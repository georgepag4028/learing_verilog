==> flow/design.v <==
module adder(
  input a, 
  input b, 
  input cin, 
  output reg carry, 
  output reg sum 
);
reg [1:0] s1;
always@(a,b,cin) begin 
  s1 = {1'b0,a} + {1'b0,b} + {1'b0,cin};
end
assign carry = s1[1];
assign sum   = s1[0];
endmodule
module mult (
  input clock,
  input [3:0] a,
  input [3:0] b,
  output reg [7:0] S
);
reg [3:0] s0, s1, s2, s3, s0_help_1, s0_help_2, s0_help_3, s1_help_1, s1_help_2, s1_help_3, s1_help_4;
reg [3:0] s2_help_1, s2_help_2, s2_help_3, s3_help_1, s3_help_2, s3_help_3, s3_help_4;
reg [7:0] c_temp;
reg [5:0] sum1_temp, carry1_temp, sum2_temp, carry2_temp;
reg [2:0] c1_var, c2_var;
reg [4:0] c_var;
reg [5:0] s1_var, s2_var, s1_var_1, s1_var_2, s2_var_1, s2_var_2, s2_var_3, s2_var_4, s2_var_5, s1_var_3;
reg [6:0] teliko_1, teliko_2, teliko_3, teliko_4, teliko_5, teliko_6;
always@(b)begin 
  if(b[3] == 0) begin 
    s3 <= 0;
  end else begin
    s3 <= a;
  end
  if(b[2] == 0) begin 
    s2 <= 0;
  end else begin
    s2 <= a;
  end
  if(b[1] == 0) begin 
    s1 <= 0;
  end else begin
    s1 <= a;
  end
  if(b[0] == 0) begin 
    s0 <= 0;
  end else begin
    s0 <= a;
  end
end 
always@(posedge clock)begin 
  c1_var[0] <= carry1_temp[0];
  c1_var[1] <= carry1_temp[1];
  c1_var[2] <= carry1_temp[2];
  c2_var[0] <= carry2_temp[0];
  c2_var[1] <= carry2_temp[1];
  c2_var[2] <= carry2_temp[2];
  c_var[0] <= c_temp[0];
  c_var[1] <= c_temp[1];
  c_var[2] <= c_temp[2];
  c_var[3] <= c_temp[3];
  c_var[4] <= c_temp[4];
  s1_var[0] <= sum1_temp[0];
  s1_var[1] <= sum1_temp[1];
  s1_var_1[0] <= s1_var[0];
  s1_var_2[0] <= s1_var_1[0];
  s1_var_1[1] <= s1_var[1];
  s1_var_2[1] <= s1_var_1[1];
  s1_var[2] <= sum1_temp[2];
  s1_var_1[2] <= s1_var[2];
  s1_var_2[2] <= s1_var_1[2];
  s1_var[3] <= sum1_temp[3];
  s1_var_1[3] <= s1_var[3];
  s1_var_2[3] <= s1_var_1[3];
  s1_var[4] <= sum1_temp[4];
  s1_var_1[4] <= s1_var[4];
  s1_var_2[4] <= s1_var_1[4];
  s1_var[5] <= sum1_temp[5];
  s1_var_1[5] <= s1_var[5];
  s1_var_2[5] <= s1_var_1[5];
  s1_var_3[5] <= s1_var_2[5];
  s2_var[0] <= sum2_temp[0];
  s2_var[1] <= sum2_temp[1];
  s2_var_1[0] <= s2_var[0];
  s2_var_2[0] <= s2_var_1[0];
  s2_var_3[0] <= s2_var_2[0];
  s2_var_1[1] <= s2_var[1];
  s2_var_2[1] <= s2_var_1[1];
  s2_var_3[1] <= s2_var_2[1];
  s2_var_4[1]<= s2_var_3[1];
  s2_var[2] <= sum2_temp[2];
  s2_var_1[2] <= s2_var[2];
  s2_var_2[2] <= s2_var_1[2];
  s2_var_3[2] <= s2_var_2[2];
  s2_var_4[2] <= s2_var_3[2];
  s2_var[3] <= sum2_temp[3];
  s2_var_1[3] <= s2_var[3];
  s2_var_2[3] <= s2_var_1[3];
  s2_var_3[3] <= s2_var_2[3];
  s2_var_4[3] <= s2_var_3[3];
  s2_var[4] <= sum2_temp[4];
  s2_var_1[4] <= s2_var[4];
  s2_var_2[4] <= s2_var_1[4];
  s2_var_3[4] <= s2_var_2[4];
  s2_var_4[4] <= s2_var_3[4];
  s2_var[5] <= sum2_temp[5];
  s2_var_1[5] <= s2_var[5];
  s2_var_2[5] <= s2_var_1[5];
  s2_var_3[5] <= s2_var_2[5];
  s2_var_4[5] <= s2_var_3[5];
  s2_var_5[5] <= s2_var_4[5];
  s0_help_1 <= s0;
  s0_help_2 <= s0_help_1; 
  s0_help_3 <= s0_help_2;
  s1_help_1 <= s1;
  s1_help_2 <= s1_help_1; 
  s1_help_3 <= s1_help_2;
  s1_help_4 <= s1_help_3;
  s2_help_1 <= s2;
  s2_help_2 <= s2_help_1; 
  s2_help_3 <= s2_help_2;
  s3_help_1 <= s3;
  s3_help_2 <= s3_help_1; 
  s3_help_3 <= s3_help_2;
  s3_help_4 <= s3_help_3;
  S[6] <= teliko_1[6];
  teliko_1[5]<= teliko_2[5];
  S[5] <= teliko_1[5];
  teliko_2[4]<= teliko_3[4];
  teliko_1[4]<= teliko_2[4];
  S[4] <= teliko_1[4];
  teliko_3[3]<= teliko_4[3];
  teliko_2[3]<= teliko_3[3];
  teliko_1[3]<= teliko_2[3];
  S[3] <= teliko_1[3];
  teliko_4[2]<= teliko_5[2];
  teliko_3[2]<= teliko_4[2];
  teliko_2[2]<= teliko_3[2];
  teliko_1[2]<= teliko_2[2];
  S[2] <= teliko_1[2];
  teliko_6[0]<= s1_var_2[0];
  teliko_5[0] <= teliko_6[0];
  teliko_4[0]<= teliko_5[0];
  teliko_3[0]<= teliko_4[0];
  teliko_2[0]<= teliko_3[0];
  S[0]<= teliko_2[0];
  teliko_5[1]<= s1_var_2[1];
  teliko_4[1]<= teliko_5[1];
  teliko_3[1]<= teliko_4[1];
  teliko_2[1]<= teliko_3[1];
  teliko_1[1]<= teliko_2[1];
  S[1] <= teliko_1[1];
end 
assign sum1_temp[0] = s0[0];
assign sum2_temp[0] = s2[0];
adder fa1(.a(s0[1]),.b(s1[0]),.cin(1'b0),.sum(sum1_temp[1]),.carry(carry1_temp[0]));
adder fa2(.a(s0_help_1[2]),.b(s1_help_1[1]),.cin(c1_var[0]),.sum(sum1_temp[2]),.carry(carry1_temp[1]));
adder fa3(.a(s0_help_2[3]),.b(s1_help_2[2]),.cin(c1_var[1]),.sum(sum1_temp[3]),.carry(carry1_temp[2]));
adder fa4(.a(1'b0),.b(s1_help_3[3]),.cin(c1_var[2]),.sum(sum1_temp[4]),.carry(sum1_temp[5]));
adder fa5(.a(s2[1]),.b(s3[0]),.cin(1'b0),.sum(sum2_temp[1]),.carry(carry2_temp[0]));
adder fa6(.a(s2_help_1[2]),.b(s3_help_1[1]),.cin(c2_var[0]),.sum(sum2_temp[2]),.carry(carry2_temp[1]));
adder fa7(.a(s2_help_2[3]),.b(s3_help_2[2]),.cin(c2_var[1]),.sum(sum2_temp[3]),.carry(carry2_temp[2]));
adder fa8(.a(1'b0),.b(s3_help_3[3]),.cin(c2_var[2]),.sum(sum2_temp[4]),.carry(sum2_temp[5]));
adder fa9(.a(s1_var_2[2]),.b(s2_var_3[0]),.cin(1'b0),.sum(teliko_5[2]),.carry(c_temp[0])); 
adder fa10(.a( s1_var_2[3]),.b(s2_var_4[1]),.cin(c_var[0]),.sum(teliko_4[3]),.carry(c_temp[1])); 
adder fa11(.a(s1_var_2[4]),.b(s2_var_4[2]),.cin(c_var[1]),.sum(teliko_3[4]),.carry(c_temp[2])); 
adder fa12(.a(s1_var_3[5]),.b(s2_var_4[3]),.cin(c_var[2]),.sum(teliko_2[5]),.carry(c_temp[3])); 
adder fa13(.a(1'b0),.b(s2_var_4[4]),.cin(c_var[3]),.sum(teliko_1[6]),.carry(c_temp[4])); 
adder fa14(.a(1'b0),.b(s2_var_5[5]),.cin(c_var[4]),.sum(S[7]),.carry(c_temp[5])); 
endmodule
# == From RTL to reports: mult ==
# The steps from the RTL of mult to its reports follow in flow order.
# Lines are those of the file above, counted from 1.
# Library cell names are shortened.
# The mark - stands for no value.
# setup
top,mult
clock_port,clock
lib,sky130hd
corner,tt_025C_1v80

# == Elaborated design ==
# Counts by Yosys on the flattened word-level netlist (proc, flatten, opt, wreduce; memories kept). Register bits leave out memories and registers merged into their read ports (data or address); mux counts leave out enables and synchronous resets folded into registers. Print and check cells are left out. Cells with the same type and inputs are merged into one.
# word_totals
n_memories,0
clocked_rd_ports_x_width,0
mem_bits_rw,0
ff_bits,127
word_cells,59
latch_bits,0
in_bits,9
out_inout_bits,8
rom_bits,0
# classes
addsub,21
reduce_logical,0
n_logic,0
eq_ne,0
n_cmp,0
multipliers,0
muxes,4
n_div,0
shifts,0
# op_table
op,n
adder 1 x 1 -> 2 bit,13
adder 2 x 1 -> 2 bit,7
two-way mux 2 bit,2
two-way mux 1 bit,2
adder 1 bit,1

# == Logic depth ==
# Longest topological path by Yosys (ltp), each cell counted once; first at word level (registers and memories cut), then after technology mapping (sequential cells cut; the memories' decode and read muxes count).
# depth
word_depth,2
abc_area,0
depth_mapped,2
mapped_depth_nobuf,2

# == Mapped cells and area ==
# Source: synth_stat.txt of the flow (Yosys; design flattened, memories mapped). It holds for the ABC_AREA given above (unset counts as 0); a run with the other value may have another netlist.
# The area totals of this step are shown rounded.
# mapped
seqArea_um2,2100
mapped_area_um2,2430
cells,136
n_buf,1
ffs,105
# types
type,n,type_area_um2
dfxtp_1,105,2.1E+03
fa_1,7,140.134
and2_1,16,100.096
ha_1,6,75.072
xor2_1,1,8.758
buf_4,1,7.507
# By module: a second synthesis without flattening, with its own total; a netlist apart from the flattened one above.
# hier_totals
hier_cells,136
area_unflattened_um2,2490
# Rows give one instance, submodules left out.
# modules
mod,cells,mod_area_um2,instances,seq_area_um2
mult,122,2210,1,2100
adder,1,20.0,14,0.0

# == Path before layout ==
# Source: OpenSTA report_checks on the synthesized netlist (no wires, ideal clock, input and output delay 20% of the period each), path of least setup slack; recovery checks are left aside. Register names are those of the netlist, which keeps one name where synthesis merged equal registers.
# synth_path
kind,register -> register
startpoint,reg c1_var[0]
endpoint,reg s1_var[2]
t_first_pin_ns,0.000
required_time_ns,1.239
arrival_time_ns,0.740
driving_pins,2
tclk_ns,1.37
path_slack_ns,0.499
path_buffers,0
delay_ns,0.871
setup_ns,0.131
period_less_setup_slack_ns,0.871
# "delay_ns" = arrival - input delay + setup time.
# "driving_pins" counts driving pins, that of a launching flip-flop among them; a cell with two outputs on the path counts twice.
# "period_less_setup_slack_ns" is the clock period less the worst setup slack; recovery checks do not enter. This is arithmetic on one report: input and output delays are still those of the set period (20% each).
# The rows between start and end are the longest chain of elaborated cells between them; the timing report does not say that the signal goes this way. Where chains are equally long, one stands for them.
# Each line given opens the expression or statement behind the cell; cells for indexed reads and writes are added by Yosys, which also makes memories of some case tables.
# synth_between
path_cell_list,dfxtp_1 > fa_1
elab_chain_cells,1
cells_between,1
lines_between,1
cone_classes,1 x add/sub
# synth_rtl
element,line_no,text
from (decl),25,"reg [2:0] c1_var, c2_var;"
from (assign),52,c1_var[0] <= carry1_temp[0];
adder 2 x 1 -> 2 bit,10,"s1 = {1'b0,a} + {1'b0,b} + {1'b0,cin};"
to (assign),69,s1_var[2] <= sum1_temp[2];
to (decl),27,"reg [5:0] s1_var, s2_var, s1_var_1, s1_var_2, s2_var_1, s2_var_2, s2_var_3, s2_var_4, s2_var_5, s1_var_3;"

# == Worst path after layout ==
# From the final timing report of run 1: the path of least setup slack in the routed layout; clock arrival at registers is part of the times.
# layout_path
kind,register -> output
startpoint,reg c_var[4]
endpoint,out S[7]
required_time_ns,0.47
output_delay_ns,0.12
path_slack_ns,-0.50
path_buffers,1
arrival_time_ns,0.97
tclk_ns,0.586
t_first_pin_ns,0.34
driving_pins,3
# The rows between start and end are the longest chain of elaborated cells between them; the timing report does not say that the signal goes this way. Where chains are equally long, one stands for them.
# layout_between
path_cell_list,dfxtp_2 > xor2_1 > buf_2
elab_chain_cells,1
cells_between,1
lines_between,1
cone_classes,1 x add/sub
# layout_rtl
element,line_no,text
from (decl),26,reg [4:0] c_var;
from (assign),62,c_var[4] <= c_temp[4];
adder 1 bit,10,"s1 = {1'b0,a} + {1'b0,b} + {1'b0,cin};"
to (decl),19,output reg [7:0] S

# Settings and measured results of 2 stored flow runs for module mult (sky130hd), not sorted in any way. The constraints put input and output delay at 20% of the set period each and load the outputs with 0.01 pF.
# "achieved_period_ns" = clock period - worst setup slack. The figure is calculated, with input and output delays left at 20% of the set period.
# Values from the reports are rounded here.
# Among the settings, . means not set for that run.
stored run,period_ns,CORE_UTILIZATION,PLACE_DENSITY,CORE_MARGIN,CELL_PAD_IN_SITES_GLOBAL_PLACEMENT,TNS_END_PERCENT,CAP_MARGIN,MIN_ROUTING_LAYER,SLEW_MARGIN,SETUP_SLACK_MARGIN,CELL_PAD_IN_SITES_DETAIL_PLACEMENT,GPL_ROUTABILITY_DRIVEN,synthArea_um2,worst_setup_slack_ns,setupTns_ns,finish.utilization_frac,die_footprint_um2,achieved_period_ns
run 1,0.586,44,0.8,9,1,90,15,met2,20,.,.,.,2430,-0.500,-6.73,0.557,8530,1.086
run 2,0.53,41,.,2,.,.,15,.,20,0.15,2,0,2430,-0.550,-8.60,0.528,6570,1.080
