==> flow/design.v <==
module mac #(parameter data_width = 8)(
  input clock,
  input reset,
  input [data_width-1:0] rom_out,
  input [data_width-1:0] ram_out,
  input mac_init,
  output reg [data_width*2+2:0] y,
  output reg valid_out
); 
reg [data_width*2+2:0] y_temp;
reg [2:0] counter;
initial begin counter = 0; y_temp = 0; end
assign y = y_temp;
always@(posedge clock or posedge reset) begin
  if (reset == 1) y_temp <= 0; 
  else begin 
    if(mac_init == 1) y_temp <= {3'b000,rom_out*ram_out};
    else y_temp <= {y_temp + rom_out*ram_out};
  end
end
always@(posedge clock or posedge reset) begin
  if (reset == 1) valid_out <= 0;  
  else begin 
    if (mac_init == 1 && counter != 6) begin counter <= 0; valid_out <= 0; end 
    else if (mac_init == 0 && counter == 6) begin counter <= 0; valid_out <= 1; end
    else if (mac_init == 1 && counter == 6) begin counter <= 0; valid_out <= 1; end
    else begin counter <= counter + 1; valid_out <= 0; end 
  end
end
endmodule
== Reports on mac ==
The steps from the RTL of mac to its reports follow in flow order.
Lines are those of the file above, counted from 1.
Cell names lack the library's common part.
A cell with - has no value.

* Design top: mac
* Clock: clock
* Library: sky130hd
* Timing corner: tt_025C_1v80

== After elaboration ==
Counts by Yosys on the flattened word-level netlist (proc, flatten, opt, wreduce; memories kept). Register bits leave out memories and registers merged into their read ports (data or address); mux counts leave out enables and synchronous resets folded into registers. Print and check cells are left out.

* $add $sub $neg: 2
* Multiply operators: 2
* Equality and inequality tests: 2
* Mux-type cells: 4
* Bitwise gates (word level): 1
* Reduce/logical cells: 4

{| class="wikitable"
|+ Operators with widths
! kind !! number
|-
| multiplier 8 x 8 -> 16 bit || 1
|-
| multiplier 8 x 8 -> 8 bit || 1
|-
| adder 19 x 16 -> 19 bit || 1
|-
| two-way mux 19 bit || 1
|-
| logical AND 1 bit || 3
|-
| adder 3 x 1 -> 3 bit with constant B || 1
|-
| == test 3 bit with constant B || 1
|-
| inequality test 3 bit with constant B || 1
|-
| OR reduction 3 bit || 1
|-
| two-way mux 1 bit || 3
|-
| NOT 1 bit || 1
|}

* Bits in registers: 23
* Input bits: 19
* Output and inout bits: 20
* Cells after elaboration: 18

== Logic depth ==
Depth = most cells in a row (Yosys ltp): at word level without a register or memory, in the mapped netlist without a sequential cell, where the memories' decode and read muxes count.

* Depth in word-level cells: 5
* ABC_AREA: 0
* Depth in mapped cells: 18
* Mapped depth without buffers: 18

== Mapped cells and area ==
Yosys stat after the flow's synthesis: flattened, memories mapped to cells. It holds for the ABC_AREA given above (unset counts as 0); a run with the other value may have another netlist.

{| class="wikitable"
|+ Cells by type
! type !! number !! area in all (µm²)
|-
| fa_1 || 59 || 1.18E+03
|-
| ha_1 || 56 || 700.672
|-
| dfrtp_1 || 20 || 500.48
|-
| inv_1 || 131 || 491.722
|-
| and2_1 || 32 || 200.192
|-
| nand2_1 || 41 || 153.898
|-
| xnor2_1 || 13 || 113.859
|-
| edfxtp_1 || 3 || 90.086
|-
| mux2_2 || 8 || 90.086
|-
| nor2_1 || 20 || 75.072
|-
| a21oi_1 || 13 || 65.062
|-
| o21ai_0 || 8 || 40.038
|-
| a21o_1 || 5 || 37.536
|-
| nor2b_1 || 6 || 37.536
|-
| xor2_1 || 3 || 26.275
|-
| nand2b_1 || 4 || 25.024
|-
| a21boi_0 || 2 || 15.014
|-
| nor3_1 || 3 || 15.014
|}

Not listed: further types 19, cells in them 24.

* Cells in the netlist: 451
* Mapped area: 4027.6 µm²
* Flip-flop cells: 23
* Buffer cells: 3

== Worst setup path after synthesis ==
Path of least setup slack by OpenSTA after synthesis, without wires, with an ideal clock, recovery checks aside; 20% of the period is set as input and as output delay. Where synthesis merged equal registers, the netlist keeps one of their names.

* Path kind: input port to flip-flop
* From: in rom_out[3]
* To: reg y_temp[18]
* Clock period: 5.52 ns
* External input delay: 1.104 ns
* Time at the first pin: 1.104 ns
* Data arrival time: 5.261 ns
* Slack: 0.134 ns
* Path delay: 4.282 ns
* Driving pins on the path: 14
* Period reached after synthesis: 5.386 ns

"path delay" = arrival - input delay + setup time.
"driving pins on the path" counts driving pins, that of a launching flip-flop among them; a cell with two outputs on the path counts twice.
"period reached after synthesis" is the clock period less the worst setup slack; recovery checks do not enter. This is arithmetic on one report: input and output delays are still those of the set period (20% each).
The rows between start and end are the longest chain of elaborated cells between them; the timing report does not say that the signal goes this way. Where chains are equally long, one stands for them.
A line is the first line of the expression or statement that the cell stems from. Yosys adds cells for indexed reads and writes and turns some case tables into memories.
At most two assigning lines are given for a register; there are more.

* Cell sequence: and2_1 > fa_1 > fa_1 > fa_1 > inv_1 > fa_1 > inv_1 > ha_1 > and3_1 > and3_4 > o31a_1 > a311o_1 > o22ai_1 > mux2_2
* Cells in the longest elaborated chain: 3
* Elaborated cells on any way between the ends: 3
* Classes of those cells: add/sub (1); mul (1); mux (1)

{| class="wikitable"
|+ Ends and longest elaborated chain, post-synthesis
! element !! RTL line !! text
|-
| from (decl) || 4 || <nowiki>input [data_width-1:0] rom_out,</nowiki>
|-
| multiplier 8 x 8 -> 16 bit || 18 || <nowiki>else y_temp <= {y_temp + rom_out*ram_out};</nowiki>
|-
| adder 19 x 16 -> 19 bit || 18 ||
|-
| two-way mux 19 bit || 17 || <nowiki>if(mac_init == 1) y_temp <= {3'b000,rom_out*ram_out};</nowiki>
|-
| to (assign) || 17 ||
|-
| to (assign) || 18 ||
|-
| to (decl) || 10 || <nowiki>reg [data_width*2+2:0] y_temp;</nowiki>
|}

== Timing after layout ==
From the final timing report of job 1: the path of least setup slack in the routed layout; clock arrival at registers is part of the times.

* Path kind: input port to flip-flop
* From: in rom_out[4]
* To: reg y_temp[18]
* Clock period: 5.19 ns
* External input delay: 1.04 ns
* Time at the first pin: 1.04 ns
* Data arrival time: 5.38 ns
* Slack: -0.04 ns
* Driving pins on the path: 17

The rows between start and end are the longest chain of elaborated cells between them; the timing report does not say that the signal goes this way. Where chains are equally long, one stands for them.
At most two assigning lines are given for a register; there are more.

* Cell sequence: clkdlybuf4s15_2 > buf_4 > nand2_1 > fa_1 > fa_1 > inv_1 > fa_1 > inv_1 > fa_1 > inv_1 > ha_4 > a21oi_2 > nand2_1 > or2_2 > a311o_1 > o22ai_1 > mux2_2
* Cells in the longest elaborated chain: 3
* Elaborated cells on any way between the ends: 3
* Classes of those cells: add/sub (1); mul (1); mux (1)

{| class="wikitable"
|+ Ends and longest elaborated chain, post-layout
! element !! RTL line !! text
|-
| from (decl) || 4 || <nowiki>input [data_width-1:0] rom_out,</nowiki>
|-
| multiplier 8 x 8 -> 16 bit || 18 || <nowiki>else y_temp <= {y_temp + rom_out*ram_out};</nowiki>
|-
| adder 19 x 16 -> 19 bit || 18 ||
|-
| two-way mux 19 bit || 17 || <nowiki>if(mac_init == 1) y_temp <= {3'b000,rom_out*ram_out};</nowiki>
|-
| to (assign) || 17 ||
|-
| to (assign) || 18 ||
|-
| to (decl) || 10 || <nowiki>reg [data_width*2+2:0] y_temp;</nowiki>
|}

Subject: flow runs of mac

Hi,

mac through Yosys and OpenROAD on sky130hd: 2 stored runs, unordered, with their settings and measured results. The constraints put input and output delay at 20% of the set period each and load the outputs with 0.01 pF.
"worst path time" = time allowed to the worst setup path (clock period - input delay - output delay, where it has them) - its slack; a late launch clock adds to it, a late capture clock takes from it.

=== Job 1 ===
{| class="wikitable"
! Setting !! Value
|-
| period_ns || 5.19
|-
| CORE_UTILIZATION || 26
|-
| SETUP_SLACK_MARGIN || -0.16
|-
| HOLD_SLACK_MARGIN || 0.02
|-
| CELL_PAD_IN_SITES_GLOBAL_PLACEMENT || 1
|-
| GPL_TIMING_DRIVEN || 1
|-
| GPL_ROUTABILITY_DRIVEN || 0
|-
| CAP_MARGIN || 20
|-
| CORE_MARGIN || 2
|-
| SLEW_MARGIN || 20
|-
! Result !! Value
|-
| Post-synthesis cell area || 4027.6 µm²
|-
| Die outline area || 16502.0 µm²
|-
| Standard-cell area after layout || 5144.9 µm²
|-
| Utilization after layout || 0.34
|-
| Worst setup slack after layout || -0.043 ns
|-
| Total negative setup slack || -0.043 ns
|-
| Worst path time || 4.19 ns
|-
| Critical path type || input port to flip-flop
|}

=== Job 2 ===
{| class="wikitable"
! Setting !! Value
|-
| period_ns || 7.19
|-
| CORE_UTILIZATION || 51
|-
| SETUP_SLACK_MARGIN || 0.64
|-
| PLACE_DENSITY_LB_ADDON || 0.21
|-
| CORE_ASPECT_RATIO || 1.98
|-
| CELL_PAD_IN_SITES_GLOBAL_PLACEMENT || 2
|-
| GPL_TIMING_DRIVEN || 0
|-
| CTS_CLUSTER_SIZE || 40
|-
| SLEW_MARGIN || 35
|-
| CAP_MARGIN || 20
|-
| CORE_MARGIN || 2
|-
! Result !! Value
|-
| Post-synthesis cell area || 4027.6 µm²
|-
| Die outline area || 8666.0 µm²
|-
| Standard-cell area after layout || 4609.4 µm²
|-
| Utilization after layout || 0.602
|-
| Worst setup slack after layout || 0.850 ns
|-
| Total negative setup slack || 0.000 ns
|-
| Worst path time || 4.90 ns
|-
| Critical path type || input port to flip-flop
|}

Regards
